==> flow/design.v <==
module simple_interface(
    input logic clk,
    input logic        reset,
    input logic [31:0] writedata,
    input logic        write,
    input logic        read,
    input logic [ 2:0] address,
    input logic        chipselect,
    input logic [31:0] interface_in_0,
    input logic [31:0] interface_in_1,
    input logic [31:0] interface_in_2,
    input logic [31:0] interface_in_3,
    output logic [31:0] readdata,
    output logic [3:0] interface_out_en,
    output logic [31:0] interface_out,
    output logic experimenting,
    output logic simple_reset,
    output logic [3:0] interface_out_ack,
    output logic sched_policy,
    output logic [7:0] sched_prio
);
  logic [31:0] ctrl;
  logic prev_read;
  always_comb begin
    experimenting = (ctrl[1:0] == 2);
    simple_reset = (ctrl[1:0] == 0) || reset;
    sched_policy = ctrl[2];
    sched_prio = ctrl[10:3];
  end
  always_ff @(posedge clk) begin
    prev_read <= read;
    if (reset) begin
      ctrl <= 32'h0;
      readdata <= 32'h0;
      interface_out_en <= 0;
      interface_out_ack <= 0;
      interface_out <= 0;
    end else begin
      if (chipselect && write) begin
        case (address)
          3'h0: begin
            ctrl <= writedata;
          end
          3'h1: begin
            interface_out_en[0] <= 1;
            interface_out <= writedata;
          end
          3'h2: begin
            interface_out_en[1] <= 1;
            interface_out <= writedata;
          end
          3'h3: begin
            interface_out_en[2] <= 1;
            interface_out <= writedata;
          end
          3'h4: begin
            interface_out_en[3] <= 1;
            interface_out <= writedata;
          end
          default: begin
          end
        endcase
      end else begin
        interface_out_en[0] <= 0;
        interface_out_en[1] <= 0;
        interface_out_en[2] <= 0;
        interface_out_en[3] <= 0;
      end
      if (chipselect && read && prev_read == 0) begin  
        case (address)
          3'h1: begin
            readdata <= interface_in_0;
            interface_out_ack[0] <= 1;
          end
          3'h2: begin
            readdata <= interface_in_1;
            interface_out_ack[1] <= 1;
          end
          3'h3: begin
            readdata <= interface_in_2;
            interface_out_ack[2] <= 1;
          end
          3'h4: begin
            readdata <= interface_in_3;
            interface_out_ack[3] <= 1;
          end
          default: begin
          end
        endcase
      end else begin
        interface_out_ack[0] <= 0;
        interface_out_ack[1] <= 0;
        interface_out_ack[2] <= 0;
        interface_out_ack[3] <= 0;
      end
    end
  end
endmodule
# ---- From RTL to reports: simple_interface
# What the tools print for simple_interface, step after step.
# Line numbers count from 1 in the design file above.
# Library cell names are shortened.
# The mark n/a stands for no value.
dict set report setup {
  top_module {simple_interface}
  clk_port {clk}
  lib {sky130hd}
  corner {tt_025C_1v80}
}

# ---- Elaborated design
# Source: Yosys, flattened and elaborated, memories not mapped. Widths are those after wreduce. Registers that Yosys merges into a memory's read port (data or address) are not register bits. Print and check cells do not count.
dict set report bits {
  elab_cells 34
  in_bits 168
  regBits 84
  out_inout_bits 83
}
dict set report op_classes {
  reduce_and_logical 13
  n_eq 5
  muxes 1
  n_logic 3
}
# op n
set ops {}
lappend ops {{parallel mux 32 bit (select 4 bit)} 1}
lappend ops {{AND reduction 2 bit} 3}
lappend ops {{equality test 3 x 2 -> 1 bit with constant B} 2}
lappend ops {{OR reduction 2 bit} 2}
lappend ops {{nonzero test 4 bit} 1}
lappend ops {{OR reduction 4 bit} 1}
lappend ops {{logical AND 1 bit} 3}
lappend ops {{inverter 1 bit} 3}
lappend ops {{equality test 3 x 1 -> 1 bit with constant B} 1}
lappend ops {{equality test 3 bit with constant B} 1}
lappend ops {{zero test 3 bit} 1}
lappend ops {{equality test 2 bit with constant B} 1}
lappend ops {{zero test 2 bit} 1}
lappend ops {{logical OR 1 bit} 1}

# ---- Longest topological paths
# Longest topological path by Yosys (ltp), each cell counted once; first at word level (registers and memories cut), then after technology mapping (sequential cells cut; the memories' decode and read muxes count).
dict set report logic_depth {
  ltp_word 4
  ABC_AREA 0
  depth_mapped 7
  ltp_nobuf 4
}

# ---- After synthesis
# Yosys stat after the flow's synthesis: flattened, memories mapped to cells. It holds for the ABC_AREA given above (unset counts as 0); a run with the other value may have another netlist.
# The area totals of this step are shown rounded.
# cell n type_area_um2
set types {}
lappend types {dfxtp_1 84 1.68E+03}
lappend types {nand2_1 97 364.099}
lappend types {a21oi_1 68 340.326}
lappend types {a311oi_2 20 300.288}
lappend types {a221oi_1 32 280.269}
lappend types {a21o_1 32 240.23}
lappend types {nor2b_1 36 225.216}
lappend types {nor2_1 51 191.434}
lappend types {mux2i_1 11 110.106}
lappend types {a311oi_1 12 105.101}
lappend types {buf_4 13 97.594}
lappend types {clkbuf_1 24 90.086}
lappend types {buf_2 17 85.082}
lappend types {buf_6 3 33.782}
lappend types {nor3_2 2 20.019}
lappend types {nor3_4 1 16.266}
lappend types {o21a_1 2 15.014}
lappend types {o21a_4 1 15.014}
# Not listed: further types 9, cells in them 10.
dict set report synth_totals {
  ff_cells 84
  yosys_area_um2 4278
  cell_count 516
  buf_cells 58
  seq_area_um2 1682
}

# ---- Timing after synthesis
# Path of least setup slack by OpenSTA after synthesis, without wires, with an ideal clock, recovery checks aside; 20% of the period is set as input and as output delay. Where synthesis merged equal registers, the netlist keeps one of their names.
dict set report synth_timing {
  kind {in2reg}
  startpoint {input port address[0]}
  endpoint {register ctrl[0]}
  setup_slack_ns 0.446
  stages 6
  setup_ns 0.128
  launch_ns 0.428
  delay_ns 1.267
  input_delay_ns 0.428
  period_ns 2.14
  n_path_buf 2
  required_time_ns 2.012
  arrival_time_ns 1.567
  period_less_setup_slack_ns 1.694
}
# "delay_ns" is the arrival time less input delay plus setup time.
# "stages" counts driving pins, that of a launching flip-flop among them; a cell with two outputs on the path counts twice.
# "period_less_setup_slack_ns" is the clock period less the worst setup slack; recovery checks do not enter. This is arithmetic on one report: input and output delays are still those of the set period (20% each).
# The rows between start and end are the longest chain of elaborated cells between them; the timing report does not say that the signal goes this way. Where chains are equally long, one stands for them.
# Each line given opens the expression or statement behind the cell; cells for indexed reads and writes are added by Yosys, which also makes memories of some case tables.
dict set report synth_via {
  path_cell_list {buf_2 > nor3_2 > and3_1 > buf_4 > mux2i_1 > nor2_1}
  elab_chain_cells 2
  cone_cells 2
  cone_lines 1
  cone_classes {2 x reduce/logical}
}
# item line_no
set synth_lines {}
lappend synth_lines {{start, declared} 7} ;# input logic [ 2:0] address,
lappend synth_lines {{zero test 3 bit} 40} ;# case (address)
lappend synth_lines {{AND reduction 2 bit} n/a}
lappend synth_lines {{end, assigned} 33} ;# ctrl <= 32'h0;
lappend synth_lines {{end, assigned} 42} ;# ctrl <= writedata;

# ---- Timing after layout
# Path of least setup slack in the final report of run 2 (OpenROAD, finished layout, wires in). Where an end is a register, its clock arrival counts in the times.
dict set report layout_timing {
  kind {reg2reg}
  startpoint {register prev_read}
  endpoint {register readdata[10]}
  setup_ns 0.10
  setup_slack_ns -0.05
  period_ns 1.43
  launch_ns 0.34
  required_time_ns 1.67
  arrival_time_ns 1.73
  n_path_buf 3
  stages 8
}
# The rows between start and end are the longest chain of elaborated cells between them; the timing report does not say that the signal goes this way. Where chains are equally long, one stands for them.
# A register here has more assigning lines than the two given.
dict set report layout_via {
  path_cell_list {dfxtp_1 > nand3b_1 > nor3_4 > buf_6 > buf_12 > buf_12 > nor2_2 > a311oi_2}
  elab_chain_cells 3
  cone_cells 3
  cone_lines 1
  cone_classes {1 x logic; 2 x reduce/logical}
}
# item line_no
set layout_lines {}
lappend layout_lines {{start, declared} 23} ;# logic prev_read;
lappend layout_lines {{start, assigned} 31} ;# prev_read <= read;
lappend layout_lines {{inverter 1 bit} 69} ;# if (chipselect && read && prev_read == 0) begin
lappend layout_lines {{logical AND 1 bit} 69}
lappend layout_lines {{AND reduction 2 bit} n/a}
lappend layout_lines {{end, assigned} 72} ;# readdata <= interface_in_0;
lappend layout_lines {{end, assigned} 76} ;# readdata <= interface_in_1;
lappend layout_lines {{end, declared} 13} ;# output logic [31:0] readdata,

; 2 stored runs of simple_interface in the flow (synthesis by Yosys, layout by OpenROAD, sky130hd cells), in arbitrary order. Constraints: input delay and output delay 20% of the set period each, output load 0.01 pF.
; "clock_period_reached_ns" is the run's clock period less its worst setup slack. It is reckoned from that one timing run; input and output delays stay at 20% of the period that was set.
; "critical_path_time_ns" is the time allowed to the run's worst setup path (the clock period less input and output delay, where it has them) less its slack. Clock arrival times count: a late capture clock shortens it, a late launch clock lengthens it.
; Results are given in rounded form.

[run 1: settings]
period_ns = 1.35
CORE_UTILIZATION = 64
SETUP_SLACK_MARGIN = -0.13
CORE_ASPECT_RATIO = 0.54
TNS_END_PERCENT = 60
CTS_CLUSTER_SIZE = 22
CAP_MARGIN = 20
CORE_MARGIN = 2
SLEW_MARGIN = 20
[run 1: results]
outcome = no final report: placement broke off with GPL-0301

[run 2: settings]
period_ns = 1.43
CORE_UTILIZATION = 34
SETUP_SLACK_MARGIN = 0.42
PLACE_DENSITY_LB_ADDON = 0.01
CORE_MARGIN = 10
CELL_PAD_IN_SITES_GLOBAL_PLACEMENT = 0
TNS_END_PERCENT = 75
CAP_MARGIN = 20
SLEW_MARGIN = 0
[run 2: results]
clock_period_reached_ns = 1.484
synth_chip_area_um2 = 4278
setup_worst_slack_ns = -0.054
die_um2 = 17470
fin_hold_ws_ns = 0.209
critical_path_time_ns = 1.48
timing.worst_path_kind = reg2reg
final_cell_area_um2 = 9303
